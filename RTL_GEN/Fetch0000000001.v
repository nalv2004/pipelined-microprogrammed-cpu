==> flow/design.v <==
 module Fetch0000000001 (
     input  clk,
     input  rst,
     input  dec_ready,
     input  exec_ready,
     output flush_pipeline,
     input [31:0] imem_data,
     output [7:0] imem_addr,
     input  [18:0] alu_fetch_interface,
     output [49:0] fetch_idecode_interface
     );
 wire [7:0] branch_instr_address_alu_fe;
 wire is_conditional_branch_alu_fe;
 wire branch_taken_in;
 wire branch_prediction_failed;
 wire [7:0] instr_address_not_taken_alu_fe;
 assign branch_instr_address_alu_fe = alu_fetch_interface[8:1];
 assign is_conditional_branch_alu_fe = alu_fetch_interface[17:17];
 assign branch_taken_in = alu_fetch_interface[18:18];
 assign instr_address_not_taken_alu_fe = alu_fetch_interface[16:9];
 assign branch_prediction_failed = alu_fetch_interface[0:0];
 reg [15:0] pc;
 reg [31:0] instruction_reg;
 reg valid_reg;
 reg [7:0] branch_target_buffer;  
 reg [7:0] pc_delayed;
 reg [0:0] branch_prediction_failed_buffer;  
 wire [7:0] branch_target_address_wire;
 wire branch_taken_one_bit_predict;
 wire branch_prediction_result_in_fe;
 reg branch_prediction_result_reg;
 assign fetch_idecode_interface[8:1] = branch_target_buffer;
 wire [7:0]  curr_instr_address;
 assign curr_instr_address = pc[7:0];
 wire is_conditional_branch;
 wire is_unconditional_branch;
MiniDecode0000000001  u_0000000001_MiniDecode0000000001(.instr(imem_data), .is_unconditional_branch(is_unconditional_branch), .is_conditional_branch(is_conditional_branch));
 wire [15:0] branch_predict;
 assign branch_predict = (is_unconditional_branch)? imem_data[23:16]:
                         (is_conditional_branch && branch_taken_one_bit_predict)? imem_data[7:0]:
                         (pc+16'h2);
 assign branch_target_address_wire = (is_conditional_branch)? imem_data[7:0] : branch_target_buffer;
 assign flush_pipeline = branch_prediction_failed;
 assign fetch_idecode_interface[16:9] = pc_delayed;
 assign fetch_idecode_interface[17:17] = branch_prediction_result_reg;
 assign branch_prediction_result_in_fe = (is_conditional_branch && branch_taken_one_bit_predict)? 1'b1 : 1'b0;
OneBitBranchPredictor0000000001  u_0000000001_OneBitBranchPredictor0000000001(.clk(clk), .rst(rst), .instr_address_fe(curr_instr_address), .instr_address_alu(branch_instr_address_alu_fe), .branch_taken_in(branch_taken_in), .is_conditional_branch_fe(is_conditional_branch), .is_conditional_branch_alu(is_conditional_branch_alu_fe), .branch_taken_out(branch_taken_one_bit_predict));
 always @(posedge clk or posedge rst) begin
     if (rst) begin
         branch_target_buffer <= 8'b0;
         pc_delayed <= 8'b0;
         branch_prediction_result_reg <= 1'b0;
     end else begin
         branch_target_buffer <= branch_target_address_wire;
     end
 end
 always @(posedge clk or posedge rst) begin
     if (rst) begin
         pc <= 16'h0;
     end else if (valid_reg && dec_ready && exec_ready) begin
         pc_delayed <= pc[7:0];
         branch_prediction_result_reg <= branch_prediction_result_in_fe;
         if (branch_prediction_failed) begin
             instruction_reg <= 32'b0;
             pc <= instr_address_not_taken_alu_fe;
         end else begin
             instruction_reg <= imem_data;
             pc <= branch_predict;
         end
     end
 end
 always @(posedge clk or posedge rst) begin
     if (rst) begin
         valid_reg <= 1'b0;
         instruction_reg <= 32'b0;
     end else begin
         valid_reg <= 1'b1;
     end
 end
 assign imem_addr = pc;
 assign fetch_idecode_interface[0:0] = valid_reg;
 assign fetch_idecode_interface[49:18] = instruction_reg;
 endmodule
 module MiniDecode0000000001 (
     input  [31:0] instr,
     output is_unconditional_branch,
     output is_conditional_branch
 );
 assign is_unconditional_branch = (instr[31:28]==4'b0100) ? 1'b1 : 1'b0;
 assign is_conditional_branch = (instr[31:28]==4'b0110) ? 1'b1 : 1'b0;
 endmodule
 module OneBitBranchPredictor0000000001 (
     input clk,
     input rst,
     input [7:0] instr_address_fe,
     input [7:0] instr_address_alu,
     input branch_taken_in,
     input is_conditional_branch_fe,
     input is_conditional_branch_alu,
     output branch_taken_out,
     output [7:0] mem_one_bit_predictor_test
     );
 wire [7:0] instr_address_fe;
 wire [7:0] instr_address_alu;
 reg [10:0] counters_and_address [7:0];
 assign mem_one_bit_predictor_test[0] = counters_and_address[0][10];
 assign mem_one_bit_predictor_test[1] = counters_and_address[1][10];
 assign mem_one_bit_predictor_test[2] = counters_and_address[2][10];
 assign mem_one_bit_predictor_test[3] = counters_and_address[3][10];
 assign mem_one_bit_predictor_test[4] = counters_and_address[4][10];
 assign mem_one_bit_predictor_test[5] = counters_and_address[5][10];
 assign mem_one_bit_predictor_test[6] = counters_and_address[6][10];
 assign mem_one_bit_predictor_test[7] = counters_and_address[7][10];
 wire [2:0] idx_slot_fe;
 wire  slot_hit_fe;
 wire  slot_not_occupied_fe;
 assign idx_slot_fe = instr_address_fe[2:0];
 assign slot_hit_fe = (slot_not_occupied_fe) ? 1'b0 :
                      (counters_and_address[idx_slot_fe][7:0]==instr_address_fe[7:0]) ?
                      1'b1 : 1'b0;
 assign slot_not_occupied_fe = (counters_and_address[idx_slot_fe][8:8]==1'b0) ? 1'b1 : 1'b0;
 wire [2:0] idx_slot_alu;
 wire  slot_hit_alu;
 wire  slot_not_occupied_alu;
 wire  slot_occupied_alu;
 assign idx_slot_alu = instr_address_alu[2:0];
 assign slot_hit_alu = (counters_and_address[idx_slot_alu][7:0]==instr_address_alu[7:0]) ?
                      1'b1 : 1'b0;
 assign slot_not_occupied_alu = (counters_and_address[idx_slot_alu][8:8]==1'b0) ? 1'b1 : 1'b0;
 assign slot_occupied_alu = ! slot_not_occupied_alu;
 assign branch_taken_out = (slot_hit_fe) ? counters_and_address[idx_slot_fe][10:10] : 1'b0;
 always @(posedge clk or posedge rst) begin
     if (rst) begin
         counters_and_address [0] <= 11'b000_0000_0000;
         counters_and_address [1] <= 11'b000_0000_0000;
         counters_and_address [2] <= 11'b000_0000_0000;
         counters_and_address [3] <= 11'b000_0000_0000;
         counters_and_address [4] <= 11'b000_0000_0000;
         counters_and_address [5] <= 11'b000_0000_0000;
         counters_and_address [6] <= 11'b000_0000_0000;
         counters_and_address [7] <= 11'b000_0000_0000;
     end else begin
         if (is_conditional_branch_fe) begin
             if (slot_not_occupied_fe) begin
                 counters_and_address [idx_slot_fe] [7:0] <= instr_address_fe[7:0];
                 counters_and_address [idx_slot_fe] [8:8] <= 1'b1;
                 counters_and_address [idx_slot_fe] [10:10] <= 1'b0;  
             end else begin
                 if (slot_hit_fe) begin
                     counters_and_address [idx_slot_fe] [10:10] <= counters_and_address [idx_slot_fe] [10:10] ;
                 end else begin
                     counters_and_address [idx_slot_fe] [7:0] <= instr_address_fe[7:0];
                     counters_and_address [idx_slot_fe] [8:8] <= 1'b1;
                     counters_and_address [idx_slot_fe] [10:10] <= 1'b0;  
                 end
             end
         end
         if (is_conditional_branch_alu) begin
             if (slot_occupied_alu) begin
                 if (slot_hit_alu) begin
                     counters_and_address [idx_slot_alu] [10:10] <= branch_taken_in;
                 end
             end
         end
     end
 end
 endmodule
======== Tool chain data of Fetch0000000001 ========
The steps from the RTL of Fetch0000000001 to its reports follow in flow order.
Lines are those of the file above, counted from 1.
Operators carry their Yosys type and port widths (W data, S select, Z words).
Library cell names are shortened.
A cell with - has no value.
inputs
  top ..................................... Fetch0000000001
  clock input ............................. clk
  cell library ............................ sky130hd
  timing corner ........................... tt_025C_1v80

======== After elaboration ========
Counts by Yosys on the flattened word-level netlist (proc, flatten, opt, wreduce). Print and check cells are left out. Cells with the same type and inputs are merged into one.
bit counts
  flip-flop bits (word level) ............. 105
  bits of input ports ..................... 55
  cells after elaboration ................. 185
  output and inout bits ................... 59
cells by class
  add/sub/neg operators ................... 1
  eq/ne operators ......................... 19
  reduce/logical cells .................... 6
  muxes and demuxes ....................... 132
operators by type and width
  cell                     count
  $mux W8                  24
  $mux W1                  102
  $pmux W11 S8             1
  $pmux W11 S7             1
  $pmux W9 S8              1
  $mux W16                 3
  $eq A3 B3 Y1 const B     8
  $add A16 B2 Y16 const B  1
  $eq A8 B8 Y1             2
  $eq A3 B2 Y1 const B     4
  $eq A4 B3 Y1 const B     2
  $eq A3 B1 Y1 const B     2
  $logic_not A3 Y1         2
  $logic_and A1 B1 Y1      3
  $ne A2 B2 Y1 const B     1
  $reduce_and A2 Y1        1

======== Longest topological paths ========
Longest topological path by Yosys (ltp), each cell counted once; first at word level (registers and memories cut), then after technology mapping (sequential cells cut; the memories' decode and read muxes count).
depth
  word-level depth ........................ 12
  ABC_AREA ................................ 0
  mapped depth ............................ 16
  depth with buffers taken out ............ 10

======== Mapped cells and area ========
Source: synth_stat.txt of the flow (Yosys; design flattened, memories mapped). It holds for the ABC_AREA given above (unset counts as 0); a run with the other value may have another netlist.
mapped netlist
  buffers ................................. 86
  flip-flops .............................. 97
  cell count .............................. 628
  synthesis area .......................... 6490.0 um^2
cell types
  cell type  count
  dfrtp_1    97
  mux2_4     28
  buf_4      50
  mux2_2     23
  o21ai_0    50
  mux2i_1    23
  mux4_2     10
  nand2_1    31
  nand3_1    20
  nor2_8     5
  nor2b_1    15
  buf_6      8
  nand2b_1   14
  inv_1      23
  buf_2      15
  a221oi_1   8
  nor3_1     14
  or2_1      11
Other cell types: 63; their cells: 183.
The figures by module come from a second, unflattened synthesis with its own total; it is not the netlist above.
unflattened totals
  cells (unflattened synthesis) ........... 580
  area total of the unflattened synthesis .. 6095.8 um^2
Each row is one instance without its submodules.
by module
  module                           area (um^2)  instances  cells
  OneBitBranchPredictor0000000001  4720.8       1          428
  Fetch0000000001                  1347.5       1          150
  MiniDecode0000000001             27.5         1          2

======== Timing after synthesis ========
Path of least setup slack by OpenSTA after synthesis, without wires, with an ideal clock, recovery checks aside; 20% of the period is set as input and as output delay. Where synthesis merged equal registers, the netlist keeps one of their names.
timing path after synthesis
  kind .................................... reg-to-reg
  start point ............................. reg pc[1]
  end point ............................... reg u_0000000001_OneBitBranchPredictor0000000001.counters_and_address[5][7]
  time at the first pin ................... 0.000 ns
  data required time ...................... 3.155 ns
  clock period ............................ 3.28 ns
  delay of the path ....................... 3.505 ns
  path slack .............................. -0.225 ns
  library setup time ...................... 0.125 ns
  stages .................................. 16
  data arrival time ....................... 3.380 ns
  synthesis period reached ................ 3.505 ns
"delay of the path" is the arrival time less input delay plus setup time.
"stages": output pins that drive a net of the path, with the launching flip-flop's if there is one; two outputs of one cell count as two.
"synthesis period reached" is the clock period less the worst setup slack; recovery checks do not enter. This is arithmetic on one report: input and output delays are still those of the set period (20% each).
The rows between start and end are the longest chain of elaborated cells between them; the timing report does not say that the signal goes this way. Where chains are equally long, one stands for them.
A line is the first line of the expression or statement that the cell stems from. Yosys adds cells for indexed reads and writes and turns some case tables into memories.
A register here has more assigning lines than the two given.
on the way, after synthesis
  cell sequence ........................... dfrtp_1 > buf_6 > buf_2 > buf_2 > inv_1 > ha_1 > or3_1 > buf_2 > or4_1 > o221ai_1 > a311oi_2 > nor4bb_4 > a31o_4 > or2_1 > buf_2 > mux2_4
  length of the longest elaborated chain .. 7
RTL lines, path after synthesis
  item             line  RTL
  start, declared  22    reg [15:0] pc;
  start, assigned  65    pc <= instr_address_not_taken_alu_fe;
  start, assigned  68    pc <= branch_predict;
  $eq A3 B3 Y1     119   (counters_and_address[idx_slot_fe][7:0]==instr_address_fe[7:0]) ?
  $pmux W11 S8     119
  $eq A8 B8 Y1     119
  $mux W1          119
  $mux W1          118   assign slot_hit_fe = (slot_not_occupied_fe) ? 1'b0 :
  $mux W8          149   if (slot_hit_fe) begin
  $mux W8          144   if (slot_not_occupied_fe) begin
  end, assigned    145   counters_and_address [idx_slot_fe] [7:0] <= instr_address_fe[7:0];
  end, assigned    152   counters_and_address [idx_slot_fe] [7:0] <= instr_address_fe[7:0];
  end, declared    105   reg [10:0] counters_and_address [7:0];

======== Worst path after layout ========
Path of least setup slack in the final report of run A (OpenROAD, finished layout, wires in). Where an end is a register, its clock arrival counts in the times.
timing path post-layout
  kind .................................... reg-to-reg
  start point ............................. reg pc[2]
  end point ............................... reg u_0000000001_OneBitBranchPredictor0000000001.counters_and_address[0][5]
  data required time ...................... 3.11 ns
  library setup time ...................... 0.11 ns
  stages .................................. 15
  time at the first pin ................... 0.37 ns
  path slack .............................. -0.40 ns
  clock period ............................ 2.85 ns
  data arrival time ....................... 3.50 ns
The rows between start and end are the longest chain of elaborated cells between them; the timing report does not say that the signal goes this way. Where chains are equally long, one stands for them.
A register here has more assigning lines than the two given.
on the way, post-layout
  cell sequence ........................... dfrtp_2 > inv_2 > ha_4 > or3_4 > buf_6 > o211ai_1 > a221oi_2 > a311oi_2 > buf_4 > nor4bb_4 > buf_4 > a31o_4 > buf_12 > nor2_8 > mux2_4
  length of the longest elaborated chain .. 7
RTL lines, path post-layout
  item             line  RTL
  start, declared  22    reg [15:0] pc;
  start, assigned  65    pc <= instr_address_not_taken_alu_fe;
  start, assigned  68    pc <= branch_predict;
  $eq A3 B3 Y1     119   (counters_and_address[idx_slot_fe][7:0]==instr_address_fe[7:0]) ?
  $pmux W11 S8     119
  $eq A8 B8 Y1     119
  $mux W1          119
  $mux W1          118   assign slot_hit_fe = (slot_not_occupied_fe) ? 1'b0 :
  $mux W8          149   if (slot_hit_fe) begin
  $mux W8          144   if (slot_not_occupied_fe) begin
  end, assigned    145   counters_and_address [idx_slot_fe] [7:0] <= instr_address_fe[7:0];
  end, assigned    152   counters_and_address [idx_slot_fe] [7:0] <= instr_address_fe[7:0];
  end, declared    105   reg [10:0] counters_and_address [7:0];

Add stored flow runs of Fetch0000000001

Measured data: module Fetch0000000001, platform sky130hd, 2 stored runs of the flow under differing settings, order arbitrary. Input and output delays are each 20% of the period that was set; the output load is 0.01 pF.
"achieved clock period (ns)" means the clock period less the worst setup slack. The figure is calculated, with input and output delays left at 20% of the set period.
By "worst setup path time (ns)" is meant the share of the clock period that the worst setup path is allowed (20% is reserved at inputs, 20% at outputs), minus its slack. Clock arrival times at its registers enter into it.
By "finish__power__total" is meant OpenSTA's value without simulated activity: inputs other than the clock are taken to toggle once in ten clock periods, and the tool carries that through the logic.

Flow files of run A
==> flow/run.sh <==
#!/bin/bash
# the make line also repeats the synthesis and layout settings of config.mk as NAME=value (left out here)
make -C /OpenROAD-flow-scripts/flow DESIGN_CONFIG=/design/flow/config.mk WORK_HOME=/design/flow/orfs CLKGATE_MAP_FILE= finish
==> flow/config.mk <==
export PLATFORM = sky130hd
export DESIGN_NAME = Fetch0000000001
export DESIGN_NICKNAME = Fetch0000000001
export VERILOG_FILES = /design/flow/design.v
export SDC_FILE = /design/flow/constraint.sdc
export NUM_CORES = 4
export LEC_CHECK = 0
export CAP_MARGIN = 20
export CORE_ASPECT_RATIO = 0.57
export CORE_MARGIN = 2
export CORE_UTILIZATION = 22
export CTS_CLUSTER_SIZE = 20
export GPL_TIMING_DRIVEN = 1
export MIN_ROUTING_LAYER = met1
export PLACE_DENSITY_LB_ADDON = 0.25
export SETUP_SLACK_MARGIN = 0.72
export SLEW_MARGIN = 20
export TNS_END_PERCENT = 55
==> flow/constraint.sdc <==
create_clock -name core_clock -period 2.85 [get_ports {clk}]
set_input_delay 0.5700 -clock core_clock [delete_from_list [all_inputs] [get_ports {clk}]]
set_output_delay 0.5700 -clock core_clock [all_outputs]
set_load 0.01 [all_outputs]

report of run A
yosys chip area after synthesis (um^2): 6490.0
finish__design__die__area: 30943.9
finish__design__instance__area__stdcell: 9021.1
finish__design__instance__utilization: 0.3112
finish__timing__setup__ws: -0.396
finish__timing__setup__tns: -25.391
finish__timing__hold__ws: 0.490
finish__power__total: 6.676e-03
achieved clock period (ns): 3.246
worst setup path time (ns): 3.25
worst setup path kind: reg-to-reg

Flow files of run B
==> flow/run.sh <==
#!/bin/bash
# the make line also repeats the synthesis and layout settings of config.mk as NAME=value (left out here)
make -C /OpenROAD-flow-scripts/flow DESIGN_CONFIG=/design/flow/config.mk WORK_HOME=/design/flow/orfs CLKGATE_MAP_FILE= finish
==> flow/config.mk <==
export PLATFORM = sky130hd
export DESIGN_NAME = Fetch0000000001
export DESIGN_NICKNAME = Fetch0000000001
export VERILOG_FILES = /design/flow/design.v
export SDC_FILE = /design/flow/constraint.sdc
export NUM_CORES = 4
export LEC_CHECK = 0
export CAP_MARGIN = 5
export CORE_ASPECT_RATIO = 1.37
export CORE_MARGIN = 2
export CORE_UTILIZATION = 52
export CTS_CLUSTER_SIZE = 88
export MIN_ROUTING_LAYER = met1
export PLACE_DENSITY_LB_ADDON = 0.0
export SLEW_MARGIN = 20
export TNS_END_PERCENT = 85
==> flow/constraint.sdc <==
create_clock -name core_clock -period 2.93 [get_ports {clk}]
set_input_delay 0.5860 -clock core_clock [delete_from_list [all_inputs] [get_ports {clk}]]
set_output_delay 0.5860 -clock core_clock [all_outputs]
set_load 0.01 [all_outputs]

report of run B
yosys chip area after synthesis (um^2): 6490.0
finish__design__die__area: 13401.2
finish__design__instance__area__stdcell: 8757.1
finish__design__instance__utilization: 0.7229
finish__timing__setup__ws: -0.255
finish__timing__setup__tns: -13.414
finish__timing__hold__ws: 0.497
finish__power__total: 6.472e-03
achieved clock period (ns): 3.185
worst setup path time (ns): 3.19
worst setup path kind: reg-to-reg
